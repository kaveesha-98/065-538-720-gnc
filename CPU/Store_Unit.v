==> flow/design.v <==
module Store_Unit(
  input         clock,
  input         reset,
  output [7:0]  io_mem_write_data,
  output [31:0] io_mem_write_address,
  output        io_mem_write,
  output        io_STORE_READY,
  input         io_DATA_IN,
  input  [1:0]  io_STORE_SIZE,
  input         io_ADDRESS_IN,
  input  [31:0] io_store_data,
  input  [31:0] io_store_address
);
  reg [31:0] store_data_buffer;  
  reg [1:0] store_data_size_buffer;  
  reg [31:0] store_data_buffer_address;  
  reg  storing;  
  reg  stateReg;  
  wire [7:0] _T_2 = store_data_buffer[7:0];  
  wire [31:0] _T_5 = store_data_buffer_address + 32'h1;  
  wire [1:0] _T_8 = store_data_size_buffer + 2'h1;  
  wire  _GEN_0 = store_data_size_buffer == 2'h3 ? 1'h0 : stateReg;  
  wire  _GEN_1 = store_data_size_buffer == 2'h3 | storing;  
  wire [1:0] _GEN_2 = store_data_size_buffer == 2'h3 ? store_data_size_buffer : _T_8;  
  wire [31:0] _GEN_6 = ~storing ? {{8'd0}, store_data_buffer[31:8]} : store_data_buffer;  
  wire [31:0] _GEN_7 = ~storing ? _T_5 : store_data_buffer_address;  
  wire  _GEN_8 = ~storing ? _GEN_0 : stateReg;  
  wire  _GEN_9 = ~storing ? _GEN_1 : storing;  
  wire [1:0] _GEN_10 = ~storing ? _GEN_2 : store_data_size_buffer;  
  wire  _T_9 = ~stateReg;  
  wire  _GEN_11 = io_DATA_IN | _GEN_8;  
  wire  _GEN_16 = io_ADDRESS_IN & storing ? 1'h0 : _GEN_9;  
  wire  _GEN_18 = stateReg ? _GEN_16 : _GEN_9;  
  wire  _GEN_25 = _T_9 ? _GEN_9 : _GEN_18;  
  assign io_mem_write_data = ~storing ? $signed(_T_2) : $signed(8'sh0);  
  assign io_mem_write_address = ~storing ? store_data_buffer_address : 32'h0;  
  assign io_mem_write = ~storing;  
  assign io_STORE_READY = _T_9 & io_DATA_IN;  
  always @(posedge clock) begin
    if (reset) begin  
      store_data_buffer <= 32'h0;  
    end else if (_T_9) begin  
      if (io_DATA_IN) begin  
        store_data_buffer <= io_store_data;  
      end else begin
        store_data_buffer <= _GEN_6;
      end
    end else begin
      store_data_buffer <= _GEN_6;
    end
    if (reset) begin  
      store_data_size_buffer <= 2'h0;  
    end else if (_T_9) begin  
      if (io_DATA_IN) begin  
        store_data_size_buffer <= io_STORE_SIZE;  
      end else begin
        store_data_size_buffer <= _GEN_10;
      end
    end else begin
      store_data_size_buffer <= _GEN_10;
    end
    if (reset) begin  
      store_data_buffer_address <= 32'h0;  
    end else if (_T_9) begin  
      store_data_buffer_address <= _GEN_7;
    end else if (stateReg) begin  
      if (io_ADDRESS_IN & storing) begin  
        store_data_buffer_address <= io_store_address;  
      end else begin
        store_data_buffer_address <= _GEN_7;
      end
    end else begin
      store_data_buffer_address <= _GEN_7;
    end
    storing <= reset | _GEN_25;  
    if (reset) begin  
      stateReg <= 1'h0;  
    end else if (_T_9) begin  
      stateReg <= _GEN_11;
    end else if (~storing) begin  
      if (store_data_size_buffer == 2'h3) begin  
        stateReg <= 1'h0;  
      end
    end
  end
endmodule
==> Step by step through the tools: Store_Unit <==
The steps from the RTL of Store_Unit to its reports follow in flow order.
Lines are those of the file above, counted from 1.
Operators carry their Yosys type and port widths (W data, S select, Z words).
Library cell names are shortened.
{ "setup": {"top": "Store_Unit", "clock_port": "clock", "library": "sky130hd", "pvt_corner": "tt_025C_1v80"} }

==> Word level <==
Source: Yosys, flattened and elaborated, memories not mapped. Widths are those after wreduce; folded enables and synchronous resets count as part of the registers. Registers that Yosys merges into a memory's read port (data or address) are not register bits. Print and check cells do not count. Equal cells are merged and count once.
{ "word_totals": {"output_inout_bits": 42, "inputBits": 70, "register_bits": 68, "elab_cells": 35} }
{ "classes": {"add_sub_neg": 2, "logic": 7, "mux": 20, "eq_ne": 1} }
{ "ops": {"columns": ["cell", "n"], "rows": [
  ["$mux W32", 7],
  ["$add A32 B1 Y32 const B", 1],
  ["$mux W8", 1],
  ["$mux W2", 4],
  ["$mux W1", 8],
  ["$or A1 B1 Y1", 3],
  ["$and A1 B1 Y1", 2],
  ["$not A1 Y1", 2],
  ["$add A2 B1 Y2 const B", 1],
  ["$eq A2 B2 Y1 const B", 1]
]} }

==> Longest topological paths <==
Longest topological path by Yosys (ltp), each cell counted once; first at word level (registers and memories cut), then after technology mapping (sequential cells cut; the memories' decode and read muxes count).
{ "depth": {"ltp_word": 6, "ABC_AREA": 0, "depth_mapped": 7} }

==> Synthesis result <==
The flow's flattened synthesis, as Yosys stat reports it; memories are mapped. The netlist is that of the ABC_AREA named above (0 if unset); the other value can give another one.
The area totals of this step are shown rounded.
{ "by_type": {"columns": ["cell", "n", "area_total_um2"], "rows": [
  ["dfxtp_1", 68, 1.36E+03],
  ["a211oi_1", 47, 352.838],
  ["mux2i_1", 25, 250.24],
  ["nor2_1", 62, 232.723],
  ["nor2b_1", 36, 225.216],
  ["xor2_1", 15, 131.376],
  ["nand3_1", 22, 110.106],
  ["nand2_1", 27, 101.347],
  ["clkbuf_1", 26, 97.594],
  ["xnor2_1", 10, 87.584],
  ["a21oi_1", 16, 80.077],
  ["nand4_1", 9, 56.304],
  ["nor4_1", 7, 43.792],
  ["and3_1", 5, 31.28],
  ["nor3_2", 3, 30.029],
  ["ha_1", 2, 25.024],
  ["inv_1", 6, 22.522],
  ["nand4_4", 1, 21.27]
]} }
Other cell types: 23; their cells: 34.
{ "mapped": {"cell_count": 421, "buf_cells": 30, "seq_area_mm2": 0.00136, "mapped_area_mm2": 0.00352, "ffs": 68} }

==> Path before layout <==
OpenSTA on the mapped netlist: ideal clock, no wires. The path of least setup slack (recovery checks aside). Input and output delay are each 20% of the period. Register names are those of the netlist, which keeps one name where synthesis merged equal registers.
{ "synth_path": {"path_kind": "flip-flop to output port", "start": "register storing", "end": "output io_mem_write_address[10]", "delay_ns": 1.438, "required_ns": 2.256, "clock_period_ns": 2.82, "n_path_buf": 3, "driving_pins": 5, "path_slack_ns": 0.818, "output_delay_ns": 0.564, "arrival_time_ns": 1.438, "synth_period_reached_ns": 2.002} }
"delay_ns" = arrival - input delay + setup time.
A path that ends at an output port has no setup time.
"driving_pins" counts driving pins, that of a launching flip-flop among them; a cell with two outputs on the path counts twice.
"synth_period_reached_ns" is the clock period less the worst setup slack; recovery checks do not enter. This is arithmetic on one report: input and output delays are still those of the set period (20% each).
The rows between start and end are the longest chain of elaborated cells between them; the timing report does not say that the signal goes this way. Where chains are equally long, one stands for them.
A line is the first line of the expression or statement that the cell stems from. Yosys adds cells for indexed reads and writes and turns some case tables into memories.
{ "synth_via": {"cell_sequence": "dfxtp_1 -> clkbuf_1 -> clkbuf_1 -> clkbuf_1 -> nor2b_1", "elab_chain_len": 1, "cells_between": 1, "cone_lines": 1} }
{ "synth_lines": {"columns": ["element", "line", "text"], "rows": [
  ["from (decl)", 17, "reg  storing;"],
  ["from (assign)", 75, "storing <= reset | _GEN_25;"],
  ["$mux W32", 36, "assign io_mem_write_address = ~storing ? store_data_buffer_address : 32'h0;"],
  ["to (decl)", 5, "output [31:0] io_mem_write_address,"]
]} }

==> Timing after layout <==
From the final timing report of run 1: the path of least setup slack in the routed layout; clock arrival at registers is part of the times.
{ "layout_path": {"path_kind": "flip-flop to flip-flop", "start": "register store_data_buffer_address[2]", "end": "register store_data_buffer_address[14]", "clock_period_ns": 1.31, "path_slack_ns": -0.49, "required_ns": 1.57, "driving_pins": 7, "arrival_time_ns": 2.05, "n_path_buf": 1} }
The rows between start and end are the longest chain of elaborated cells between them; the timing report does not say that the signal goes this way. Where chains are equally long, one stands for them.
A register here has more assigning lines than the two given.
{ "layout_via": {"cell_sequence": "dfxtp_4 -> nand4_4 -> or4_4 -> buf_6 -> nor3_4 -> a21oi_2 -> a21oi_1", "elab_chain_len": 4, "cells_between": 4, "cone_lines": 4} }
{ "layout_lines": {"columns": ["element", "line", "text"], "rows": [
  ["from (decl)", 16, "reg [31:0] store_data_buffer_address;"],
  ["from (assign)", 65, "store_data_buffer_address <= _GEN_7;"],
  ["from (assign)", 68, "store_data_buffer_address <= io_store_address;"],
  ["$add A32 B1 Y32", 20, "wire [31:0] _T_5 = store_data_buffer_address + 32'h1;"],
  ["$mux W32", 26, "wire [31:0] _GEN_7 = ~storing ? _T_5 : store_data_buffer_address;"],
  ["$mux W32", 67, "if (io_ADDRESS_IN & storing) begin"],
  ["$mux W32", 64, "end else if (_T_9) begin"],
  ["to (assign)", 65, null],
  ["to (assign)", 68, null],
  ["to (decl)", 16, null]
]} }

--- measured runs ---
Design Store_Unit on sky130hd. What follows are 2 stored runs of the flow, each under its own settings; their order means nothing. The constraints put input and output delay at 20% of the set period each and load the outputs with 0.01 pF.
"reached clock period" = clock period - worst setup slack. The figure is calculated, with input and output delays left at 20% of the set period.
"critical setup path time" is the time allowed to the run's worst setup path (the clock period less input and output delay, where it has them) less its slack. Clock arrival times count: a late capture clock shortens it, a late launch clock lengthens it.
"overall power" is the tool's figure for a default switching activity; nothing was simulated.
Results are given in rounded form.

==> run 1: settings <==
{ "period_ns": 1.31, "CAP_MARGIN": 20, "CORE_MARGIN": 2, "CORE_UTILIZATION": 40, "SLEW_MARGIN": 20 }
==> run 1: results <==
die footprint: 0.00956 mm²
standard-cell area of the final layout: 0.00654 mm²
worst slack on setup checks: -0.488 ns
synthesis area: 0.00352 mm²
setup TNS: -20.1 ns
overall power: 5.47 mW
critical setup path time: 1.80 ns
critical path type: flip-flop to flip-flop
smallest hold slack: 0.371 ns
reached clock period: 1.798 ns
final design utilization: 75.7 %

==> run 2: settings <==
{ "period_ns": 1.56, "CORE_UTILIZATION": 41, "SETUP_SLACK_MARGIN": 0.24, "PLACE_DENSITY": 0.51, "CORE_ASPECT_RATIO": 0.63, "CORE_MARGIN": 9, "GPL_TIMING_DRIVEN": 0, "GPL_ROUTABILITY_DRIVEN": 0, "CAP_MARGIN": 5, "MIN_ROUTING_LAYER": "met1", "SLEW_MARGIN": 20 }
==> run 2: results <==
die footprint: 0.0123 mm²
synthesis area: 0.00352 mm²
final design utilization: 81.6 %
reached clock period: 1.842 ns
critical setup path time: 1.84 ns
critical path type: flip-flop to flip-flop
smallest hold slack: 0.486 ns
overall power: 5.67 mW
standard-cell area of the final layout: 0.00671 mm²
setup TNS: -11.6 ns
worst slack on setup checks: -0.282 ns
--- end ---
